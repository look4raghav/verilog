==> flow/design.v <==
`timescale 1ns / 1ps
module eight_bit_counter(
        input clk, reset, output [7:0] count
    );
    reg [7:0] counter_up;
    reg [30:0] clk_counter;
    always@(posedge clk)
    begin
        if(clk_counter == 100000000)
            clk_counter <=0;
         else
            clk_counter <= clk_counter +1'b1;
     end
    always@(posedge clk)
        begin
            if(reset)
            counter_up <= 8'b0;
            else if(clk_counter == 100000000)
            counter_up <= counter_up +1;
        end
        assign count = counter_up;
endmodule
======== Tool chain data of eight_bit_counter ========
What the tools print for eight_bit_counter, step after step.
Line numbers count from 1 in the design file above.
Cell names lack the library's common part.
The mark -- stands for no value.
set-up
  design top .............................. eight_bit_counter
  clock port .............................. clk
  standard-cell library ................... sky130hd
  timing corner ........................... tt_025C_1v80

======== Word-level counts ========
Yosys after proc, flatten, opt, wreduce and memory -nomap, before mapping. Enables and synchronous resets that opt folds into registers are not counted as muxes. Memory bits, and registers merged into a memory's read port (data or address), are not among the register bits. Print and check cells are not counted. Equal cells are merged and count once.
word-level totals
  clocked read ports x word width ......... 0
  bits in writable memories ............... 0
  flip-flop bits (word level) ............. 39
  memories kept ........................... 0
  input bits .............................. 2
  memory bits (read-only) ................. 0
  bits in latches ......................... 0
cells by class
  bitwise logic cells ..................... 0
  divide/modulo/power cells ............... 0
  reductions and logical operators ........ 0
  add/subtract/negate cells ............... 2
  multiplexer cells ....................... 0
  equal/unequal tests ..................... 1
  $mul .................................... 0
  shift-type cells ........................ 0
  order comparisons ....................... 0
operator list
  cell                                                        count
  31-bit by 1-bit adder with 31-bit output with constant B    1
  31-bit by 27-bit == test with 1-bit output with constant B  1
  8-bit by 1-bit adder with 8-bit output with constant B      1

======== Longest topological paths ========
Yosys ltp: most cells in a row. Word level: on the elaborated netlist, between registers, memories and ports. Mapped: between sequential cells and ports; inverters and the memories' decode and read muxes count.
depth
  depth after elaboration ................. 1
  ABC_AREA ................................ 0
  gate-level depth with buffers ........... 8
  mapped depth without buffers ............ 7

======== Netlist ========
Yosys stat after the flow's synthesis: flattened, memories mapped to cells. It holds for the ABC_AREA given above (unset counts as 0); a run with the other value may have another netlist.
Totals and module areas in this step are rounded.
mapped netlist
  flip-flops .............................. 39
  area of sequential cells ................ 780 sq um
  chip area (Yosys) ....................... 1700 sq um
  cell count .............................. 182
cells by type
  cell     count  area in all (sq um)
  dfxtp_1  39     780.749
  xnor2_1  16     140.134
  xor2_1   11     96.342
  nand3_1  17     85.082
  nor2_1   17     63.811
  nand2_1  16     60.058
  nand4_1  9      56.304
  nor4b_4  2      47.546
  ha_1     3      37.536
  and3_1   5      31.28
  and4_1   3      26.275
  nor3_1   5      25.024
  nor4_4   1      21.27
  o21ai_0  4      20.019
  and2_1   3      18.768
  inv_1    4      15.014
  nor4b_2  1      15.014
  o21a_1   2      15.014
Not listed: further types 20, cells in them 24.

======== Worst setup path after synthesis ========
OpenSTA on the mapped netlist: ideal clock, no wires. The path of least setup slack (recovery checks aside). Input and output delay are each 20% of the period. Register names are those of the netlist, which keeps one name where synthesis merged equal registers.
timing post-synthesis
  path type ............................... flip-flop to flip-flop
  start point ............................. register clk_counter[0]
  end point ............................... register counter_up[7]
  stages .................................. 8
  period .................................. 2.12 ns
  launch time at the first pin ............ 0.000 ns
  data required time ...................... 1.994 ns
  buffers on the path ..................... 0
  path slack .............................. 0.301 ns
  delay of the path ....................... 1.819 ns
  setup time .............................. 0.126 ns
  data arrival time ....................... 1.693 ns
  synthesis period reached ................ 1.819 ns
"delay of the path" = arrival - input delay + setup time.
"stages" counts driving pins, that of a launching flip-flop among them; a cell with two outputs on the path counts twice.
"synthesis period reached" is the clock period less the worst setup slack; recovery checks do not enter. This is arithmetic on one report: input and output delays are still those of the set period (20% each).
The rows between start and end are the longest chain of elaborated cells between them; the timing report does not say that the signal goes this way. Where chains are equally long, one stands for them.
Each line given opens the expression or statement behind the cell; cells for indexed reads and writes are added by Yosys, which also makes memories of some case tables.
on the way, post-synthesis
  cells stage by stage .................... dfxtp_1 -> inv_1 -> ha_1 -> nor4b_4 -> nand4_2 -> or4_1 -> xor2_1 -> nor2_1
  length of the longest elaborated chain .. 1
  elaborated cells between the ends (all ways) .. 1
  those cells by class .................... 1 x eq/ne
RTL lines, path post-synthesis
  element                                     RTL line  RTL
  start, declared                             6         reg [30:0] clk_counter;
  start, assigned                             10        clk_counter <=0;
  start, assigned                             12        clk_counter <= clk_counter +1'b1;
  31-bit by 27-bit == test with 1-bit output  18        else if(clk_counter == 100000000)
  end, assigned                               17        counter_up <= 8'b0;
  end, assigned                               19        counter_up <= counter_up +1;
  end, declared                               5         reg [7:0] counter_up;

======== Worst path after layout ========
Path of least setup slack in the final report of flow run 1 (OpenROAD, finished layout, wires in). Where an end is a register, its clock arrival counts in the times.
timing post-layout
  path type ............................... flip-flop to flip-flop
  start point ............................. register clk_counter[0]
  end point ............................... register counter_up[3]
  path slack .............................. 0.49 ns
  data arrival time ....................... 2.82 ns
  stages .................................. 8
  data required time ...................... 3.31 ns
  period .................................. 3.04 ns
  buffers on the path ..................... 0
  launch time at the first pin ............ 0.36 ns
  setup time .............................. 0.07 ns
The rows between start and end are the longest chain of elaborated cells between them; the timing report does not say that the signal goes this way. Where chains are equally long, one stands for them.
on the way, post-layout
  cells stage by stage .................... dfxtp_1 -> inv_1 -> ha_1 -> nor4b_4 -> nand4_2 -> nand4bb_1 -> or3_1 -> a21oi_1
  length of the longest elaborated chain .. 1
  elaborated cells between the ends (all ways) .. 1
  those cells by class .................... 1 x eq/ne
RTL lines, path post-layout
  element                                     RTL line  RTL
  start, declared                             6         reg [30:0] clk_counter;
  start, assigned                             10        clk_counter <=0;
  start, assigned                             12        clk_counter <= clk_counter +1'b1;
  31-bit by 27-bit == test with 1-bit output  18        else if(clk_counter == 100000000)
  end, assigned                               17        counter_up <= 8'b0;
  end, assigned                               19        counter_up <= counter_up +1;
  end, declared                               5         reg [7:0] counter_up;

Hand-over note for eight_bit_counter

Measured data: module eight_bit_counter, platform sky130hd, 2 stored runs of the flow under differing settings, order arbitrary. Input and output delays are each 20% of the period that was set; the output load is 0.01 pF.
"achieved period" is the run's clock period less its worst setup slack. It is reckoned from that one timing run; input and output delays stay at 20% of the period that was set.
"allowed time less slack (worst setup path)" means the part of the period allowed to the worst setup path (the constraints hold back 20% at inputs and 20% at outputs) less its slack; where the path has registers, the arrival times of their clocks count too.
"total power of the final layout" is the tool's figure for a default switching activity; nothing was simulated.
Measured values are rounded.

---- flow run 1 ----
settings
  period_ns = 3.04
  CORE_UTILIZATION = 58
  SETUP_SLACK_MARGIN = -0.09
  PLACE_DENSITY_LB_ADDON = 0.08
  CORE_ASPECT_RATIO = 0.95
  CELL_PAD_IN_SITES_GLOBAL_PLACEMENT = 1
  CELL_PAD_IN_SITES_DETAIL_PLACEMENT = 1
  CTS_CLUSTER_SIZE = 66
  CTS_CLUSTER_DIAMETER = 131
  CAP_MARGIN = 20
  MIN_ROUTING_LAYER = met2
  MAX_ROUTING_LAYER = met5
  CORE_MARGIN = 2
  SLEW_MARGIN = 20
results
  area of the synthesized netlist ......... 1700 sq um
  full die area ........................... 3500 sq um
  area of the standard cells in the finished layout .. 1900 sq um
  final design utilization ................ 0.67
  worst setup slack after layout .......... 0.49 ns
  total negative slack on setup checks .... 0.000 ns
  final worst hold slack .................. 0.51 ns
  total power of the final layout ......... 0.80 mW
  achieved period ......................... 2.548 ns
  allowed time less slack (worst setup path) .. 2.55 ns
  worst setup path type ................... flip-flop to flip-flop

---- flow run 2 ----
settings
  period_ns = 1.37
  CORE_UTILIZATION = 72
  SETUP_SLACK_MARGIN = -0.03
  PLACE_DENSITY_LB_ADDON = 0.01
  ABC_AREA = 0
  GPL_ROUTABILITY_DRIVEN = 0
  CTS_CLUSTER_DIAMETER = 310
  MIN_ROUTING_LAYER = met2
  MAX_ROUTING_LAYER = met5
  CAP_MARGIN = 20
  CORE_MARGIN = 2
  SLEW_MARGIN = 20
results
  no results, placement failed with a tool error

End of note.
