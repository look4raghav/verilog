==> flow/design.v <==
module ram_single_port2(
  output reg [7:0]q,
  input [7:0] data,
  input [5:0] read_addr, write_addr,
  input we, clk
);
  reg [7:0] ram [63:0];
  always@(posedge clk)
    begin
      if(we)
        ram[write_addr] = data;
      q = ram[read_addr];
    end
endmodule
### Reports on ram_single_port2

The steps from the RTL of ram_single_port2 to its reports follow in flow order.
Line numbers count from 1 in the design file above.
Operators carry their Yosys type and port widths (W data, S select, Z words).
Library cell names are shortened.
Not given: n/a

* top module: ram_single_port2
* clock port: clk
* library: sky130hd
* library corner: tt_025C_1v80

### Elaborated design

Counts by Yosys on the flattened word-level netlist (proc, flatten, opt, wreduce). Print and check cells are left out. Cells with the same type and inputs are merged into one.

* eq/ne operators: 126
* muxes and demuxes: 129
* reduce/logical cells: 66

Operators with widths (number)
* $reduce_or A63 Y1: 64
* $pmux W8 S2: 64
* $pmux W8 S64: 1
* $mux W8: 64
* $eq A6 B6 Y1 const B: 64
* $eq A6 B5 Y1 const B: 32
* $eq A6 B4 Y1 const B: 16
* $eq A6 B3 Y1 const B: 8
* $eq A6 B2 Y1 const B: 4
* $eq A6 B1 Y1 const B: 2
* $logic_not A6 Y1: 2

* flip-flop bits (word level): 520
* input bits: 22
* elaborated cells: 386

### Longest topological paths

Longest topological path by Yosys (ltp), each cell counted once; first at word level (registers and memories cut), then after technology mapping (sequential cells cut; the memories' decode and read muxes count).

* depth in word-level cells: 5
* ABC_AREA: 0
* depth in mapped cells: 11
* gate-level depth less buffers: 8

### Mapped cells and area

Source: synth_stat.txt of the flow (Yosys; design flattened, memories mapped). It holds for the ABC_AREA given above (unset counts as 0); a run with the other value may have another netlist.
Totals and module areas in this step are rounded.

Cell types
* dfxtp_1: number 520, area in all 1.04E+04 um^2
* mux2_2: number 450, area in all 5067.36 um^2
* a22oi_1: number 105, area in all 788.256 um^2
* a32oi_1: number 49, area in all 429.162 um^2
* nand2_1: number 103, area in all 386.621 um^2
* clkbuf_1: number 92, area in all 345.331 um^2
* nor2_1: number 79, area in all 296.534 um^2
* o21ai_0: number 55, area in all 275.264 um^2
* a22o_1: number 28, area in all 245.235 um^2
* nand3_1: number 35, area in all 175.168 um^2
* a32o_1: number 16, area in all 160.154 um^2
* nand4_1: number 22, area in all 137.632 um^2
* nand4b_1: number 14, area in all 122.618 um^2
* mux2_1: number 10, area in all 112.608 um^2
* a21oi_1: number 22, area in all 110.106 um^2
* buf_6: number 9, area in all 101.347 um^2
* mux2i_1: number 10, area in all 100.096 um^2
* nor2b_1: number 16, area in all 100.096 um^2

Other cell types: 72; their cells: 260.

* standard cells after synthesis: 1895
* chip area (Yosys): 21500 um^2
* flip-flop cells: 520

### Timing after synthesis

Source: OpenSTA report_checks on the synthesized netlist (no wires, ideal clock, input and output delay 20% of the period each), path of least setup slack; recovery checks are left aside. Register names are those of the netlist, which keeps one name where synthesis merged equal registers.

* path kind: input to register
* start: in write_addr[2]
* end: reg q[1]
* clock period: 3.19 ns
* input delay: 0.638 ns
* setup time: 0.122 ns
* launch time at the first pin: 0.638 ns
* arrival: 3.232 ns
* data required time: 3.068 ns
* setup slack: -0.164 ns
* delay of the path: 2.716 ns
* stages: 9
* buffers on the path: 1
* period reached after synthesis: 3.354 ns

"delay of the path" = arrival - input delay + setup time.
"stages" counts driving pins, that of a launching flip-flop among them; a cell with two outputs on the path counts twice.
"period reached after synthesis" = period - worst setup slack (recovery checks aside). The figure is calculated, with input and output delays left at 20% of the set period.
Between the ends stands the longest chain of elaborated cells between them, by number of cells; it is not shown to be the way that was timed. Of several equally long chains one is given.
A line is the first line of the expression or statement that the cell stems from. Yosys adds cells for indexed reads and writes and turns some case tables into memories.

* cell sequence: buf_4 -> or3b_2 -> nor3b_4 -> mux2_2 -> a32oi_1 -> nand3_1 -> or4b_1 -> nand3b_1 -> o32a_1
* length of the longest elaborated chain: 5
* elaborated cells between the ends (all ways): 257
* source lines of those cells: 3
* those cells by class: 63 x eq/ne; 129 x mux; 65 x reduce/logical

Ends and longest elaborated chain, post-synthesis
* from (decl): RTL line 4 `input [5:0] read_addr, write_addr,`
* $eq A6 B6 Y1: RTL line 11 `ram[write_addr] = data;`
* $reduce_or A63 Y1
* $pmux W8 S2: RTL line 11
* $mux W8: RTL line 10 `if(we)`
* $pmux W8 S64: RTL line 12 `q = ram[read_addr];`
* to (assign): RTL line 12
* to (decl): RTL line 2 `output reg [7:0]q,`

### Timing after layout

From the final timing report of entry B: the path of least setup slack in the routed layout; clock arrival at registers is part of the times.

* path kind: input to register
* start: in read_addr[4]
* end: reg q[1]
* clock period: 2.34 ns
* input delay: 0.47 ns
* setup time: 0.08 ns
* launch time at the first pin: 0.47 ns
* arrival: 3.53 ns
* data required time: 2.87 ns
* setup slack: -0.66 ns
* stages: 14
* buffers on the path: 6

Between the ends stands the longest chain of elaborated cells between them, by number of cells; it is not shown to be the way that was timed. Of several equally long chains one is given.

* cell sequence: clkdlybuf4s15_2 -> buf_4 -> inv_1 -> nand2_1 -> buf_12 -> nor3_1 -> buf_4 -> a22oi_2 -> buf_4 -> nand3_1 -> nor4_2 -> buf_4 -> nand3b_1 -> o32a_1
* length of the longest elaborated chain: 2
* elaborated cells between the ends (all ways): 65
* source lines of those cells: 1
* those cells by class: 63 x eq/ne; 1 x mux; 1 x reduce/logical

Ends and longest elaborated chain, after layout
* from (decl): RTL line 4 `input [5:0] read_addr, write_addr,`
* $eq A6 B6 Y1: RTL line 12 `q = ram[read_addr];`
* $pmux W8 S64: RTL line 12
* to (assign): RTL line 12
* to (decl): RTL line 2 `output reg [7:0]q,`

Appendix: measured runs

Flow measurements of ram_single_port2 on sky130hd: 2 stored runs with different settings, listed in no order. Input and output delays are each 20% of the period that was set; the output load is 0.01 pF.
"achieved period" = clock period - worst setup slack. The figure is calculated, with input and output delays left at 20% of the set period.
"worst path time" = time allowed to the worst setup path (clock period - input delay - output delay, where it has them) - its slack; a late launch clock adds to it, a late capture clock takes from it.
By "power consumption" is meant OpenSTA's value without simulated activity: inputs other than the clock are taken to toggle once in ten clock periods, and the tool carries that through the logic.
Measured values are rounded.

### Entry A

Settings: `period_ns=6.44`, `CORE_UTILIZATION=69`, `PLACE_DENSITY_LB_ADDON=0.04`, `CORE_ASPECT_RATIO=0.94`, `CORE_MARGIN=9`, `CELL_PAD_IN_SITES_GLOBAL_PLACEMENT=1`, `CELL_PAD_IN_SITES_DETAIL_PLACEMENT=1`, `GPL_ROUTABILITY_DRIVEN=0`, `MAX_ROUTING_LAYER=met4`, `CAP_MARGIN=20`, `SLEW_MARGIN=20`

Not finished: clock tree synthesis ended with error DPL-0033.

### Entry B

Settings: `period_ns=2.34`, `CORE_UTILIZATION=30`, `PLACE_DENSITY_LB_ADDON=0.09`, `CORE_ASPECT_RATIO=1.3`, `ABC_AREA=0`, `CAP_MARGIN=0`, `MAX_ROUTING_LAYER=met5`, `CORE_MARGIN=2`, `SLEW_MARGIN=20`

- Post-route utilization: 44.4%
- Power consumption: 0.0234 W
- Worst path time: 2.53 ns
- Critical path type: input to register
- Standard-cell area after layout: 31400 um^2
- Chip area after synthesis (Yosys): 21500 um^2
- Total negative setup slack: -3.85 ns
- Overall die area: 73800 um^2
- Smallest hold slack: 0.284 ns
- Achieved period: 2.999 ns
- Setup slack of the critical path: -0.659 ns
